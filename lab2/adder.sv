==> flow/design.v <==
`timescale 1ns / 1ps
module adder #(parameter W = 8)
(
 input          clk,
 input  [W-1:0] a_i, b_i,
 output [W  :0] sum_o,
 output         is_odd_o
);
  logic [W-1:0] a_r, b_r;	      
  logic [W  :0] sum_r;		      
  logic         is_odd_r;
  logic [W  :0] sum_next;
  assign sum_next = a_r + b_r;	  
  assign sum_o    = sum_r;
  assign is_odd_o = is_odd_r;
  always_ff @(posedge clk)        
    begin
      a_r      <= a_i;		      
      b_r      <= b_i;
      sum_r    <= sum_next;
      is_odd_r <= sum_o[0]? 1'b1: 1'b0;
    end
endmodule
Reports on adder
What the tools print for adder, step after step.
Lines are those of the file above, counted from 1.
Library cell names are shortened.
The mark -- stands for no value.
Design
  design top: adder
  clock input: clk
  library: sky130hd
  corner: tt_025C_1v80

After elaboration
Counts by Yosys on the flattened word-level netlist (proc, flatten, opt, wreduce; memories kept). Register bits leave out memories and registers merged into their read ports (data or address); mux counts leave out enables and synchronous resets folded into registers. Print and check cells are left out. Cells with the same type and inputs are merged into one.
Storage and ports
  input port bits: 17
  output and inout port bits: 10
  word-level cells: 6
  flip-flop bits (word level): 26
Cells by class
  multiplexer cells: 1
  add/sub/neg operators: 1
Operator list (count)
  8-bit by 8-bit adder with 9-bit output: 1
  1-bit 2-to-1 mux: 1

Logic depth
Depth = most cells in a row (Yosys ltp): at word level without a register or memory, in the mapped netlist without a sequential cell, where the memories' decode and read muxes count.
Logic depth
  depth in word-level cells: 1
  ABC_AREA: 0
  depth in mapped cells: 6
  gate-level depth less buffers: 6

Netlist
The flow's flattened synthesis, as Yosys stat reports it; memories are mapped. The netlist is that of the ABC_AREA named above (0 if unset); the other value can give another one.
Mapped netlist
  buffers: 0
  cell area after synthesis: 844.6 um^2
  mapped flip-flops: 26
  mapped cells: 68
  area of sequential cells: 520.5 um^2
Cells by type
  dfxtp_1: count 26, area in all 520.499 um^2
  ha_1: count 8, area in all 100.096 um^2
  a21oi_1: count 5, area in all 25.024 um^2
  a311o_1: count 2, area in all 20.019 um^2
  fa_1: count 1, area in all 20.019 um^2
  xnor2_1: count 2, area in all 17.517 um^2
  xor2_1: count 2, area in all 17.517 um^2
  a21o_1: count 2, area in all 15.014 um^2
  nor2b_1: count 2, area in all 12.512 um^2
  nand2_1: count 3, area in all 11.261 um^2
  mux2i_1: count 1, area in all 10.01 um^2
  nand3_1: count 2, area in all 10.01 um^2
  nor3_1: count 2, area in all 10.01 um^2
  a2111oi_0: count 1, area in all 8.758 um^2
  a221oi_1: count 1, area in all 8.758 um^2
  inv_1: count 2, area in all 7.507 um^2
  nor2_1: count 2, area in all 7.507 um^2
  o21bai_1: count 1, area in all 7.507 um^2
Other cell types: 3; their cells: 3.

Worst setup path after synthesis
Path of least setup slack by OpenSTA after synthesis, without wires, with an ideal clock, recovery checks aside; 20% of the period is set as input and as output delay. Where synthesis merged equal registers, the netlist keeps one of their names.
Timing path post-synthesis
  path kind: register to register
  start point: reg a_r[0]
  end point: reg sum_r[8]
  data required time: 1.406 ns
  time at the first pin: 0.000 ns
  driving pins on the path: 7
  data arrival time: 1.323 ns
  setup time: 0.124 ns
  slack: 0.083 ns
  path buffers: 0
  delay of the path: 1.447 ns
  clock period: 1.53 ns
  period reached after synthesis: 1.447 ns
"delay of the path" = arrival - input delay + setup time.
"driving pins on the path" counts driving pins, that of a launching flip-flop among them; a cell with two outputs on the path counts twice.
"period reached after synthesis" is the clock period less the worst setup slack; recovery checks do not enter. This is arithmetic on one report: input and output delays are still those of the set period (20% each).
The rows between start and end are the longest chain of elaborated cells between them; the timing report does not say that the signal goes this way. Where chains are equally long, one stands for them.
Each line given opens the expression or statement behind the cell; cells for indexed reads and writes are added by Yosys, which also makes memories of some case tables.
On the way, post-synthesis
  path through: dfxtp_1 > ha_1 > fa_1 > a21oi_1 > nor2_1 > nor2_1 > o21ai_0
  length of the longest elaborated chain: 1
  elaborated cells on any way between the ends: 1
  source lines of those cells: 1
  those cells by class: add/sub (1)
Ends and longest elaborated chain, post-synthesis
  start, declared: RTL line 9  | logic [W-1:0] a_r, b_r;
  start, assigned: RTL line 18  | a_r <= a_i;
  8-bit by 8-bit adder with 9-bit output: RTL line 13  | assign sum_next = a_r + b_r;
  end, assigned: RTL line 20  | sum_r    <= sum_next;
  end, declared: RTL line 10  | logic [W :0] sum_r;

Worst path after layout
Path of least setup slack in the final report of run A (OpenROAD, finished layout, wires in). Where an end is a register, its clock arrival counts in the times.
Timing path after layout
  path kind: register to register
  start point: reg a_r[0]
  end point: reg sum_r[8]
  driving pins on the path: 7
  data required time: 1.91 ns
  data arrival time: 1.77 ns
  path buffers: 0
  setup time: 0.10 ns
  slack: 0.14 ns
  clock period: 1.72 ns
  time at the first pin: 0.30 ns
The rows between start and end are the longest chain of elaborated cells between them; the timing report does not say that the signal goes this way. Where chains are equally long, one stands for them.
On the way, after layout
  path through: dfxtp_1 > ha_1 > fa_1 > a21oi_2 > nor2_1 > nor2_1 > o21ai_0
  length of the longest elaborated chain: 1
  elaborated cells on any way between the ends: 1
  source lines of those cells: 1
  those cells by class: add/sub (1)
Ends and longest elaborated chain, after layout
  start, declared: RTL line 9  | logic [W-1:0] a_r, b_r;
  start, assigned: RTL line 18  | a_r <= a_i;
  8-bit by 8-bit adder with 9-bit output: RTL line 13  | assign sum_next = a_r + b_r;
  end, assigned: RTL line 20  | sum_r    <= sum_next;
  end, declared: RTL line 10  | logic [W :0] sum_r;

# Flow runs of adder

Top module adder; platform sky130hd; tools Yosys and OpenROAD; 2 stored runs in no particular order. Input and output delays are each 20% of the period that was set; the output load is 0.01 pF.
By "achieved clock period (ns)" is meant the clock period of the run minus its worst setup slack. This is arithmetic on one report: input and output delays are still those of the set period (20% each).
"worst setup path time (ns)": the worst setup path's part of the clock period (all of it between registers, 20% less for each end at a port) less its slack. A launch clock that arrives late makes it longer, a capture clock that arrives late makes it shorter.
"finish__power__total" is the tool's figure for a default switching activity; nothing was simulated.

Flow files of run A
==> flow/run.sh <==
#!/bin/bash
# the make line also repeats the synthesis and layout settings of config.mk as NAME=value (left out here)
make -C /OpenROAD-flow-scripts/flow DESIGN_CONFIG=/design/flow/config.mk WORK_HOME=/design/flow/orfs CLKGATE_MAP_FILE= finish
==> flow/config.mk <==
export PLATFORM = sky130hd
export DESIGN_NAME = adder
export DESIGN_NICKNAME = adder
export VERILOG_FILES = /design/flow/design.v
export SDC_FILE = /design/flow/constraint.sdc
export NUM_CORES = 4
export LEC_CHECK = 0
export CAP_MARGIN = 10
export CELL_PAD_IN_SITES_GLOBAL_PLACEMENT = 1
export CORE_MARGIN = 2
export CORE_UTILIZATION = 32
export GPL_ROUTABILITY_DRIVEN = 1
export GPL_TIMING_DRIVEN = 0
export PLACE_DENSITY_LB_ADDON = 0.27
export SLEW_MARGIN = 20
==> flow/constraint.sdc <==
create_clock -name core_clock -period 1.72 [get_ports {clk}]
set_input_delay 0.3440 -clock core_clock [delete_from_list [all_inputs] [get_ports {clk}]]
set_output_delay 0.3440 -clock core_clock [all_outputs]
set_load 0.01 [all_outputs]

report of run A
yosys chip area after synthesis (um^2): 844.6
finish__design__die__area: 3066.4
finish__design__instance__area__stdcell: 1168.6
finish__design__instance__utilization: 0.4675
finish__timing__setup__ws: 0.143
finish__timing__setup__tns: 0.000
finish__timing__hold__ws: 0.363
finish__power__total: 1.154e-03
achieved clock period (ns): 1.577
worst setup path time (ns): 1.58
worst setup path kind: register to register

Flow files of run B
==> flow/run.sh <==
#!/bin/bash
# the make line also repeats the synthesis and layout settings of config.mk as NAME=value (left out here)
make -C /OpenROAD-flow-scripts/flow DESIGN_CONFIG=/design/flow/config.mk WORK_HOME=/design/flow/orfs CLKGATE_MAP_FILE= finish
==> flow/config.mk <==
export PLATFORM = sky130hd
export DESIGN_NAME = adder
export DESIGN_NICKNAME = adder
export VERILOG_FILES = /design/flow/design.v
export SDC_FILE = /design/flow/constraint.sdc
export NUM_CORES = 4
export LEC_CHECK = 0
export ABC_AREA = 0
export CAP_MARGIN = 20
export CELL_PAD_IN_SITES_DETAIL_PLACEMENT = 2
export CORE_MARGIN = 2
export CORE_UTILIZATION = 54
export MIN_ROUTING_LAYER = met1
export PLACE_DENSITY = 0.66
export SETUP_SLACK_MARGIN = 0.15
export SLEW_MARGIN = 30
==> flow/constraint.sdc <==
create_clock -name core_clock -period 1.03 [get_ports {clk}]
set_input_delay 0.2060 -clock core_clock [delete_from_list [all_inputs] [get_ports {clk}]]
set_output_delay 0.2060 -clock core_clock [all_outputs]
set_load 0.01 [all_outputs]

report of run B: did not finish, place, tool error
