==> flow/design.v <==
module pc (
  input	clk,
  input flag,
  input reset,
  input halt,
  input [1:0] branchType,
  input [6:0] startAddress,
  input [6:0] sevenBitAddress,
  input signed[2:0] threeBitOffset,
  input signed[5:0] sixBitOffset,
  output logic[6:0] address);
  always_ff @(posedge clk) begin
	if(reset)
		address = startAddress;
	else if (halt)
		address = address;
	else
		case({branchType})
		  'b00: address = (address + 7'b0000001);
		  'b01: address = sevenBitAddress;
		  'b10: 
				if (!flag)
					address = address + 7'(signed'(threeBitOffset));
				else
					address = (address + 7'b0000001);
		  'b11:
				if (!flag)
					address = address + 7'(signed'(sixBitOffset)); 
				else
					address = (address + 7'b0000001);
		endcase
		end
 endmodule
## Tool chain data of pc

What the tools print for pc, step after step.
Line numbers count from 1 in the design file above.
Operators carry their Yosys type and port widths (W data, S select, Z words).
A cell with n/a has no value.

| set-up | value |
|---|---|
| top module | pc |
| clock input | clk |
| standard-cell library | sky130hd |
| timing corner | tt_025C_1v80 |

## Word-level counts

Counts by Yosys on the flattened word-level netlist (proc, flatten, opt, wreduce; memories kept). Register bits leave out memories and registers merged into their read ports (data or address). Print and check cells are left out. Cells with the same type and inputs are merged into one.

| bit counts | value |
|---|---|
| elaborated cells | 14 |
| register bits after elaboration | 7 |
| input bits | 29 |
| output and inout bits | 7 |

| operators by class | value |
|---|---|
| multiplexer cells | 5 |
| equal/unequal tests | 4 |
| reduce/logical cells | 1 |
| $add $sub $neg | 3 |

Operator list:

| operator | count |
|---|---|
| $pmux W7 S4 | 1 |
| $mux W7 | 4 |
| $add A7 B7 Y7 | 2 |
| $add A7 B1 Y7 const B | 1 |
| $eq A2 B2 Y1 const B | 2 |
| $eq A2 B1 Y1 const B | 1 |
| $ne A2 B2 Y1 const B | 1 |
| $logic_not A2 Y1 | 1 |

## Longest topological paths

Yosys ltp: most cells in a row. Word level: on the elaborated netlist, between registers, memories and ports. Mapped: between sequential cells and ports; inverters and the memories' decode and read muxes count.

| logic depth | value |
|---|---|
| depth in word-level cells | 5 |
| ABC_AREA | 0 |
| depth in mapped cells | 9 |
| mapped depth without buffers | 9 |

## After synthesis

Source: synth_stat.txt of the flow (Yosys; design flattened, memories mapped). It holds for the ABC_AREA given above (unset counts as 0); a run with the other value may have another netlist.
The area totals of this step are shown rounded.

Cell types:

| cell type | count | total area (um^2) |
|---|---|---|
| sky130_fd_sc_hd__edfxtp_1 | 7 | 210.202 |
| sky130_fd_sc_hd__ha_1 | 13 | 162.656 |
| sky130_fd_sc_hd__nor2_1 | 23 | 86.333 |
| sky130_fd_sc_hd__a21oi_1 | 15 | 75.072 |
| sky130_fd_sc_hd__xor2_1 | 6 | 52.55 |
| sky130_fd_sc_hd__o21ai_0 | 9 | 45.043 |
| sky130_fd_sc_hd__nand2b_1 | 7 | 43.792 |
| sky130_fd_sc_hd__fa_1 | 2 | 40.038 |
| sky130_fd_sc_hd__a211oi_1 | 5 | 37.536 |
| sky130_fd_sc_hd__inv_1 | 8 | 30.029 |
| sky130_fd_sc_hd__nand2_1 | 8 | 30.029 |
| sky130_fd_sc_hd__a311oi_1 | 3 | 26.275 |
| sky130_fd_sc_hd__xnor2_1 | 3 | 26.275 |
| sky130_fd_sc_hd__nand3_1 | 5 | 25.024 |
| sky130_fd_sc_hd__o21ai_1 | 5 | 25.024 |
| sky130_fd_sc_hd__mux4_2 | 1 | 22.522 |
| sky130_fd_sc_hd__mux2i_1 | 2 | 20.019 |
| sky130_fd_sc_hd__a31oi_1 | 3 | 18.768 |

Other cell types: 19; their cells: 29.

| mapped netlist | value |
|---|---|
| cells in the netlist | 154 |
| area of sequential cells | 210 um^2 |
| cell area after synthesis | 1190 um^2 |
| flip-flop cells | 7 |

## Timing after synthesis

Path of least setup slack by OpenSTA after synthesis, without wires, with an ideal clock, recovery checks aside; 20% of the period is set as input and as output delay. Where synthesis merged equal registers, the netlist keeps one of their names.

| path post-synthesis | value |
|---|---|
| path type | input -> register |
| start | input sixBitOffset[0] |
| end | register address[1] |
| stages | 7 |
| period | 2.88 ns |
| arrival | 1.952 ns |
| launch time at the first pin | 0.576 ns |
| path slack | 0.665 ns |
| external input delay | 0.576 ns |
| path delay | 1.640 ns |
| synthesis period reached | 2.215 ns |

"path delay" is the arrival time less input delay plus setup time.
"stages" counts driving pins, that of a launching flip-flop among them; a cell with two outputs on the path counts twice.
"synthesis period reached" is the clock period less the worst setup slack; recovery checks do not enter. This is arithmetic on one report: input and output delays are still those of the set period (20% each).
Between the ends stands the longest chain of elaborated cells between them, by number of cells; it is not shown to be the way that was timed. Of several equally long chains one is given.
Each line given opens the expression or statement behind the cell; cells for indexed reads and writes are added by Yosys, which also makes memories of some case tables.
A register here has more assigning lines than the two given.

| between the ends, post-synthesis | value |
|---|---|
| path through | sky130_fd_sc_hd__ha_1 sky130_fd_sc_hd__inv_1 sky130_fd_sc_hd__fa_1 sky130_fd_sc_hd__nor2_1 sky130_fd_sc_hd__mux4_2 sky130_fd_sc_hd__a311oi_1 sky130_fd_sc_hd__a21oi_1 |
| cells in the longest elaborated chain | 5 |

Ends and longest elaborated chain, post-synthesis:

| element | RTL line | source |
|---|---|---|
| start, declared | 10 | `input signed[5:0] sixBitOffset,` |
| $add A7 B7 Y7 | 28 | `address = address + 7'(signed'(sixBitOffset));` |
| $mux W7 | 27 | `if (!flag)` |
| $pmux W7 S4 | 18 | `case({branchType})` |
| $mux W7 | 15 | `else if (halt)` |
| $mux W7 | 13 | `if(reset)` |
| end, assigned | 14 | `address = startAddress;` |
| end, assigned | 16 | `address = address;` |
| end, declared | 11 | `output logic[6:0] address);` |

## Timing after layout

From the final timing report of run A: the path of least setup slack in the routed layout; clock arrival at registers is part of the times.

| path after layout | value |
|---|---|
| path type | register -> register |
| start | register address[1] |
| end | register address[5] |
| launch time at the first pin | 0.23 ns |
| path slack | -0.95 ns |
| stages | 10 |
| arrival | 2.43 ns |
| period | 1.39 ns |

Between the ends stands the longest chain of elaborated cells between them, by number of cells; it is not shown to be the way that was timed. Of several equally long chains one is given.
A register here has more assigning lines than the two given.

| between the ends, after layout | value |
|---|---|
| path through | sky130_fd_sc_hd__edfxtp_1 sky130_fd_sc_hd__ha_4 sky130_fd_sc_hd__a211oi_2 sky130_fd_sc_hd__buf_4 sky130_fd_sc_hd__buf_6 sky130_fd_sc_hd__or4_4 sky130_fd_sc_hd__o31ai_2 sky130_fd_sc_hd__o211ai_1 sky130_fd_sc_hd__a2111o_1 sky130_fd_sc_hd__o21ai_2 |
| cells in the longest elaborated chain | 5 |

Ends and longest elaborated chain, after layout:

| element | RTL line | source |
|---|---|---|
| start, declared | 11 | `output logic[6:0] address);` |
| start, assigned | 14 | `address = startAddress;` |
| start, assigned | 16 | `address = address;` |
| $add A7 B7 Y7 | 28 | `address = address + 7'(signed'(sixBitOffset));` |
| $mux W7 | 27 | `if (!flag)` |
| $pmux W7 S4 | 18 | `case({branchType})` |
| $mux W7 | 15 | `else if (halt)` |
| $mux W7 | 13 | `if(reset)` |
| end, assigned | 14 |  |
| end, assigned | 16 |  |
| end, declared | 11 |  |

# Flow runs of pc

Stored flow runs of pc (2 of them; Yosys, OpenROAD, sky130hd). They differ in their settings and are not a sequence. Constraints: input delay and output delay 20% of the set period each, output load 0.01 pF.
"period achieved" means the clock period less the worst setup slack. The figure is calculated, with input and output delays left at 20% of the set period.
"time of the worst setup path" is the time allowed to the run's worst setup path (the clock period less input and output delay, where it has them) less its slack. Clock arrival times count: a late capture clock shortens it, a late launch clock lengthens it.
"power consumption": no workload was simulated; the value follows from the tool's default switching activity.
Measured values are rounded.

#### Run A

| setting | value |
|---|---|
| period_ns | `1.39` |
| CORE_UTILIZATION | `19` |
| SETUP_SLACK_MARGIN | `0.39` |
| PLACE_DENSITY_LB_ADDON | `0.03` |
| CORE_ASPECT_RATIO | `0.64` |
| CORE_MARGIN | `5` |
| CELL_PAD_IN_SITES_GLOBAL_PLACEMENT | `3` |
| ABC_AREA | `0` |
| GPL_ROUTABILITY_DRIVEN | `0` |
| CAP_MARGIN | `20` |
| SLEW_MARGIN | `20` |

| result | value |
|---|---|
| worst-case hold slack | 0.506 ns |
| utilization after layout | 38.0 % |
| power consumption | 0.00185 W |
| synthesis area | 1190 um^2 |
| period achieved | 2.335 ns |
| time of the worst setup path | 2.34 ns |
| worst setup path kind | register -> register |
| standard-cell area after routing | 2340 um^2 |
| final setup TNS | -4.79 ns |
| die area | 7970 um^2 |
| lowest setup slack | -0.945 ns |

#### Run B

| setting | value |
|---|---|
| period_ns | `3.35` |
| CORE_UTILIZATION | `60` |
| SETUP_SLACK_MARGIN | `-0.17` |
| PLACE_DENSITY_LB_ADDON | `0.11` |
| HOLD_SLACK_MARGIN | `-0.09` |
| CORE_MARGIN | `10` |
| CTS_CLUSTER_SIZE | `54` |
| MAX_ROUTING_LAYER | `met4` |
| CAP_MARGIN | `20` |
| SLEW_MARGIN | `20` |

| result | value |
|---|---|
| worst-case hold slack | 0.917 ns |
| utilization after layout | 81.6 % |
| power consumption | 0.000521 W |
| synthesis area | 1190 um^2 |
| period achieved | 2.722 ns |
| time of the worst setup path | 2.05 ns |
| worst setup path kind | input -> register |
| standard-cell area after routing | 1570 um^2 |
| final setup TNS | 0.000 ns |
| die area | 4160 um^2 |
| lowest setup slack | 0.628 ns |
